==> flow/design.v <==
module hdmidataencoder 
#(parameter FREQ=27000000, FS=48000, CTS=27000, N=6144) 
(
   input          i_pixclk,
   input          i_hSync,
   input          i_vSync,
   input          i_blank,
   input          i_576p_n,
   input          i_audio_enable,
   input [15:0]   i_audioL,
   input [15:0]   i_audioR,   
   output [3:0]   o_d0,
   output [3:0]   o_d1,
   output [3:0]   o_d2,
   output         o_data
);
localparam [191:0] channelStatus = (FS == 48000)?192'hc202004004:(FS == 44100)?192'hc200004004:192'hc203004004;
localparam [55:0] audioRegenPacket = {N[7:0], N[15:8], 8'h00, CTS[7:0], CTS[15:8], 16'h0000};
reg [23:0] audioPacketHeader;
reg [55:0] audioSubPacket[3:0];
reg [7:0] channelStatusIdx;
reg [16:0] audioTimer;
reg [16:0] ctsTimer;
reg [1:0] samplesHead;
reg [3:0] dataChannel0;
reg [3:0] dataChannel1;
reg [3:0] dataChannel2;
reg [23:0] packetHeader;
reg [55:0] subpacket[3:0];
reg [7:0] bchHdr;
reg [7:0] bchCode [3:0];
reg [4:0] dataOffset;
reg tercData;
reg [15:0] audioRAvg;
reg [15:0] audioLAvg;
reg [15:0] counterX;
reg firstHSyncChange;
reg oddLine;
reg prevHSync;
reg prevBlank;
reg allowGeneration;
initial
begin
   audioPacketHeader = 0;
   audioSubPacket[0] = 0;
   audioSubPacket[1] = 0;
   audioSubPacket[2] = 0;
   audioSubPacket[3] = 0;
   channelStatusIdx = 0;
   audioTimer = 0;
   samplesHead = 0;
   ctsTimer = 0;
   dataChannel0 = 0;
   dataChannel1 = 0;
   dataChannel2 = 0;
   packetHeader = 0;
   subpacket[0] = 0;
   subpacket[1] = 0;
   subpacket[2] = 0;
   subpacket[3] = 0;
   bchHdr = 0;
   bchCode[0] = 0;
   bchCode[1] = 0;
   bchCode[2] = 0;
   bchCode[3] = 0;
   dataOffset = 0;
   tercData = 0;
   oddLine = 0;
   counterX = 0;
   prevHSync = 0;
   prevBlank = 0;
   firstHSyncChange = 0;
   allowGeneration = 0;
   audioRAvg = 0;
   audioLAvg = 0;
end
function [7:0] ECCcode;  
   input [7:0] code;
   input bita;
   input passthroughData;
   begin
      ECCcode = (code<<1) ^ (((code[7]^bita) && passthroughData) ? (1+(1<<6)+(1<<7)) : 0);
   end
endfunction
task ECCu;
   output outbit;
   inout [7:0] code;
   input bita;
   input passthroughData;
   begin
      outbit = passthroughData ? bita : code[7];
      code = ECCcode(code, bita, passthroughData);
   end
endtask
task ECC2u;
   output outbita;
   output outbitb;
   inout [7:0] code;
   input bita;
   input bitb;
   input passthroughData;
   begin
      outbita = passthroughData ? bita : code[7];
      outbitb = passthroughData ? bitb : (code[6]^(((code[7]^bita) && passthroughData) ? 1'b1 : 1'b0));
      code = ECCcode(ECCcode(code, bita, passthroughData), bitb, passthroughData);
   end
endtask
task SendPacket;
   inout [32:0] pckHeader;
   inout [55:0] pckData0;
   inout [55:0] pckData1;
   inout [55:0] pckData2;
   inout [55:0] pckData3;
   input firstPacket;
begin
   dataChannel0[0] = i_hSync;
   dataChannel0[1] = i_vSync;
   dataChannel0[3] = (!firstPacket || dataOffset) ? 1'b1 : 1'b0;
   ECCu(dataChannel0[2], bchHdr, pckHeader[0], dataOffset<24 ? 1'b1 : 1'b0);
   ECC2u(dataChannel1[0], dataChannel2[0], bchCode[0], pckData0[0], pckData0[1], dataOffset<28 ? 1'b1 : 1'b0);
   ECC2u(dataChannel1[1], dataChannel2[1], bchCode[1], pckData1[0], pckData1[1], dataOffset<28 ? 1'b1 : 1'b0);
   ECC2u(dataChannel1[2], dataChannel2[2], bchCode[2], pckData2[0], pckData2[1], dataOffset<28 ? 1'b1 : 1'b0);
   ECC2u(dataChannel1[3], dataChannel2[3], bchCode[3], pckData3[0], pckData3[1], dataOffset<28 ? 1'b1 : 1'b0);
   pckHeader = pckHeader[23:1];
   pckData0 = pckData0[55:2];
   pckData1 = pckData1[55:2];
   pckData2 = pckData2[55:2];
   pckData3 = pckData3[55:2];
   dataOffset = dataOffset+5'b1;
end
endtask
task InfoGen;
   inout [16:0] _timer;
begin
   subpacket[1] = 56'h00000000000000;
   subpacket[2] = 56'h00000000000000;
   subpacket[3] = 56'h00000000000000;
   if (_timer >= CTS) begin
      packetHeader = 24'h000001;   
      subpacket[0] = audioRegenPacket;
      _timer = _timer - CTS + 1;
   end else begin
      if (!oddLine) begin
         packetHeader = 24'h0D0282;   
         if (!i_576p_n) begin
            subpacket[0] = 56'h0000110819102D;
         end else begin
            subpacket[0] = 56'h0000020819103C;
         end
      end else begin
         packetHeader = 24'h0A0184;   
         subpacket[0] = 56'h00000000000170;
      end
   end         
end
endtask
task AproximateAudio;
begin
   audioLAvg = i_audioL;
   audioRAvg = i_audioR;
end
endtask
task AudioGen;
begin
   if (!( allowGeneration && counterX >= 32 && counterX < 64)) begin
      if (audioTimer >= FREQ/1000) begin
         audioTimer = audioTimer-FREQ/1000+FS/1000;
         audioPacketHeader = audioPacketHeader|24'h000002|((channelStatusIdx==0 ? 24'h100100 : 24'h000100)<<samplesHead);
         audioSubPacket[samplesHead] = ((audioLAvg<<8)|(audioRAvg<<32)
                        |((^audioLAvg)?56'h08000000000000:56'h0)   
                        |((^audioRAvg)?56'h80000000000000:56'h0))  
                        ^(channelStatus[channelStatusIdx] ? 56'hCC000000000000 : 56'h0);  
         if (channelStatusIdx < 191)
            channelStatusIdx = channelStatusIdx+8'd1;
         else
            channelStatusIdx = 0;
         samplesHead = samplesHead+2'd1;
      end else begin
         audioTimer = audioTimer+FS/1000;
         AproximateAudio();
      end
   end else begin
      audioTimer = audioTimer+FS/1000;
      AproximateAudio();      
      samplesHead = 0;
   end
end
endtask
task SendPackets;
   inout dataEnable;
begin
   if (counterX < 32) begin
      dataEnable = 1;
      SendPacket(packetHeader, subpacket[0], subpacket[1], subpacket[2], subpacket[3], 1);
   end else if (counterX < 64)  begin
      dataEnable = 1;
      SendPacket(audioPacketHeader, audioSubPacket[0], audioSubPacket[1], audioSubPacket[2], audioSubPacket[3], 0);
   end else begin
      dataEnable = 0;
   end
end
endtask
always @(posedge i_pixclk)
begin
   AudioGen();
   if(allowGeneration & i_audio_enable) begin
      SendPackets(tercData);
   end else begin
      tercData = 0;
   end   
   if((prevBlank == 0) && (i_blank == 1)) 
      firstHSyncChange <= 1;
   if((prevBlank == 1) && (i_blank == 0)) 
      allowGeneration <= 0;
   if(prevHSync != i_hSync) begin
      if(firstHSyncChange) begin
         InfoGen(ctsTimer);
         oddLine <= ! oddLine;
         counterX  <= 0;
         allowGeneration <= 1;
      end else begin
         counterX  <= counterX + 1; 
      end
      firstHSyncChange <= !firstHSyncChange;
   end else 
      counterX  <= counterX + 1; 
   prevBlank <= i_blank;
   prevHSync <= i_hSync;
   ctsTimer = ctsTimer + 1; 
end
assign o_d0 = dataChannel0;
assign o_d1 = dataChannel1;
assign o_d2 = dataChannel2;
assign o_data = tercData;
endmodule
-- Step by step through the tools: hdmidataencoder
What the tools print for hdmidataencoder, step after step.
Lines are those of the file above, counted from 1.
Operators carry their Yosys type and port widths (W data, S select, Z words).
Library cell names are shortened.
The mark n/a stands for no value.
- design top: hdmidataencoder
- clock: i_pixclk
- library: sky130hd
- library corner: tt_025C_1v80

-- Elaborated design
Counts by Yosys on the flattened word-level netlist (proc, flatten, opt, wreduce). Print and check cells are left out. Cells with the same type and inputs are merged into one.
- bitwise gates (word level) at 53
- noted equality and inequality tests: 5
- noted multiplexer cells: 160
- reductions and logical operators at 39
- noted order comparisons: 8
- $add $sub $neg at 10
- shifts and indexed selects: 2
- operators by type and width (cell ; number):
    $mux W56 ; 38
    $pmux W56 S2 ; 4
    $mux W8 ; 28
    $mux W24 ; 9
    $shiftx A192 B8 Y1 const A ; 1
    $xor A8 B8 Y8 ; 18
    $mux W16 ; 6
    $mux W17 ; 5
    $mux W37 ; 2
    $mux W1 ; 61
    $or A52 B56 Y56 ; 1
    $xor A56 B56 Y56 ; 1
    $or A48 B52 Y52 ; 1
    $mux W52 ; 1
    $or A24 B48 Y48 ; 1
    $mux W45 ; 1
    $sub A17 B15 Y17 const B ; 2
    $ge A17 B15 Y1 const B ; 2
    $reduce_xor A16 Y1 ; 2
    $xor A1 B1 Y1 ; 26
    $shl A21 B2 Y24 ; 1
    $or A24 B24 Y24 ; 1
    $logic_and A1 B1 Y1 ; 22
    $mux W21 ; 1
    $mux W20 ; 1
    $mux W19 ; 1
    $add A17 B1 Y17 const B ; 1
    $add A17 B2 Y17 const B ; 1
Not listed: further kinds 25, cells in them 38.
- noted register bits: 651
- input bits at 38
- noted elaborated cells: 309

-- Depth
Yosys ltp: most cells in a row. Word level: on the elaborated netlist, between registers, memories and ports. Mapped: between sequential cells and ports; inverters and the memories' decode and read muxes count.
- noted depth after elaboration: 18
- noted ABC_AREA: 0
- gate-level depth with buffers at 14
- mapped depth without buffers: 12

-- Synthesis result
Source: synth_stat.txt of the flow (Yosys; design flattened, memories mapped). It holds for the ABC_AREA given above (unset counts as 0); a run with the other value may have another netlist.
The area totals of this step are shown rounded.
- cell types (cell ; number ; total area (um^2)):
    dfxtp_1 ; 533 ; 1.07E+04
    edfxtp_1 ; 115 ; 3.45E+03
    mux2i_1 ; 259 ; 2.59E+03
    nand2_1 ; 644 ; 2.42E+03
    a21oi_1 ; 341 ; 1.71E+03
    xnor2_1 ; 86 ; 753.222
    nor2_1 ; 137 ; 514.243
    clkbuf_1 ; 126 ; 472.954
    o21ai_0 ; 69 ; 345.331
    xor2_1 ; 33 ; 289.027
    ha_1 ; 20 ; 250.24
    a31oi_1 ; 26 ; 162.656
    nand3_1 ; 26 ; 130.125
    and2_1 ; 20 ; 125.12
    buf_2 ; 24 ; 120.115
    and3_1 ; 19 ; 118.864
    inv_1 ; 28 ; 105.101
    nor3_1 ; 19 ; 95.091
Not listed: further types 47, cells in them 109.
- cells in the netlist: 2634
- noted sequential part of the area: 0.014 mm^2
- chip area (Yosys): 0.025 mm^2
- noted buffer cells: 166
- flip-flops at 648

-- Timing after synthesis
OpenSTA on the mapped netlist: ideal clock, no wires. The path of least setup slack (recovery checks aside). Input and output delay are each 20% of the period. Register names are those of the netlist, which keeps one name where synthesis merged equal registers.
- path type: input to register
- from: in i_audio_enable
- to: reg audioPacketHeader[0]
- launch time at the first pin: 1308 ps
- buffers on the path: 2
- noted stages on the path: 6
- noted input delay: 1308 ps
- path delay: 4658 ps
- noted arrival time: 5581 ps
- period: 6540 ps
- noted setup slack: 574 ps
- noted data required time: 6155 ps
- noted synthesis period reached: 5966 ps
"path delay" = arrival - input delay + setup time.
"stages on the path": output pins that drive a net of the path, with the launching flip-flop's if there is one; two outputs of one cell count as two.
"synthesis period reached" is the clock period less the worst setup slack; recovery checks do not enter. This is arithmetic on one report: input and output delays are still those of the set period (20% each).
Between the ends stands the longest chain of elaborated cells between them, by number of cells; it is not shown to be the way that was timed. Of several equally long chains one is given.
A line is the first line of the expression or statement that the cell stems from. Yosys adds cells for indexed reads and writes and turns some case tables into memories.
- cells stage by stage: inv_1 -> nor2_1 -> nand2_1 -> inv_1 -> buf_2 -> buf_1
- cells in the longest elaborated chain: 2
- elaborated cells on any way between the ends: 2
- source lines of those cells at 1
- ends and longest elaborated chain, after synthesis (item ; line ; RTL):
    from (decl) ; 9 ; input          i_audio_enable,
    $and A1 B1 Y1 ; 206 ; if(allowGeneration & i_audio_enable) begin
    $mux W24 ; 206 ;
    to (decl) ; 19 ; reg [23:0] audioPacketHeader;

-- Worst path after layout
From the final timing report of entry A: the path of least setup slack in the routed layout; clock arrival at registers is part of the times.
The path's times are printed in steps of 10 ps; the period is the one set.
- path type: input to register
- from: in i_hSync
- to: reg ctsTimer[14]
- noted input delay: 1960 ps
- period: 9790 ps
- noted stages on the path: 14
- noted setup slack: 4210 ps
- buffers on the path: 3
- noted data required time: 10320 ps
- noted arrival time: 6110 ps
- launch time at the first pin: 1960 ps
Between the ends stands the longest chain of elaborated cells between them, by number of cells; it is not shown to be the way that was timed. Of several equally long chains one is given.
- cells stage by stage: clkdlybuf4s50_1 -> xor2_1 -> nand2_1 -> inv_2 -> a31o_1 -> buf_6 -> clkbuf_1 -> xnor2_1 -> ha_1 -> nand2_1 -> mux2i_1 -> o2111ai_2 -> nor4b_2 -> xnor2_1
- cells in the longest elaborated chain: 3
- elaborated cells on any way between the ends: 3
- source lines of those cells at 2
- ends and longest elaborated chain, post-layout (item ; line ; RTL):
    from (decl) ; 5 ; input          i_hSync,
    $ne A1 B1 Y1 ; 215 ; if(prevHSync != i_hSync) begin
    $mux W17 ; 215 ;
    $add A17 B1 Y17 ; 229 ; ctsTimer = ctsTimer + 1;
    to (assign) ; 229 ;
    to (decl) ; 23 ; reg [16:0] ctsTimer;

Hand-over note for hdmidataencoder

Top module hdmidataencoder; platform sky130hd; tools Yosys and OpenROAD; 2 stored runs in no particular order. Input and output delays are each 20% of the period that was set; the output load is 0.01 pF.
"period reached" is the run's clock period less its worst setup slack. It is reckoned from that one timing run; input and output delays stay at 20% of the period that was set.
"allowed time less slack (worst setup path)" means the part of the period allowed to the worst setup path (the constraints hold back 20% at inputs and 20% at outputs) less its slack; where the path has registers, the arrival times of their clocks count too.
"power consumption" rests on the timing tool's default activity at the inputs, not on a simulated workload.
"allowed time less slack (worst setup path)" is given in steps of 10 ps.
The measured numbers are rounded.

Entry A
Settings were period_ns = 9.79; CORE_UTILIZATION = 18; SETUP_SLACK_MARGIN = 0.82; PLACE_DENSITY_LB_ADDON = 0.3; CORE_MARGIN = 4; CELL_PAD_IN_SITES_DETAIL_PLACEMENT = 0; GPL_TIMING_DRIVEN = 0; CTS_CLUSTER_DIAMETER = 361; CAP_MARGIN = 20; SLEW_MARGIN = 20
- noted the allowed time less slack (worst setup path): 3,630 ps
- worst path kind: input to register
- final setup TNS at 0 ps
- noted the utilization in the final report: 0.22
- noted the Yosys chip area after synthesis: 0.025 mm^2
- period reached: 5,584 ps
- smallest hold slack: 410 ps
- die footprint at 0.15 mm^2
- noted the worst slack on setup checks: 4,200 ps
- power consumption: 8.7 mW
- noted the standard-cell area after routing: 0.03 mm^2

Entry B
Settings were period_ns = 7.92; CORE_UTILIZATION = 53; SETUP_SLACK_MARGIN = -0.19; CORE_MARGIN = 7; CELL_PAD_IN_SITES_DETAIL_PLACEMENT = 2; ABC_AREA = 1; GPL_TIMING_DRIVEN = 0; CTS_CLUSTER_SIZE = 63; CAP_MARGIN = 15; MAX_ROUTING_LAYER = met4; SLEW_MARGIN = 20
- no results, placement failed with DPL-0033

End of note.
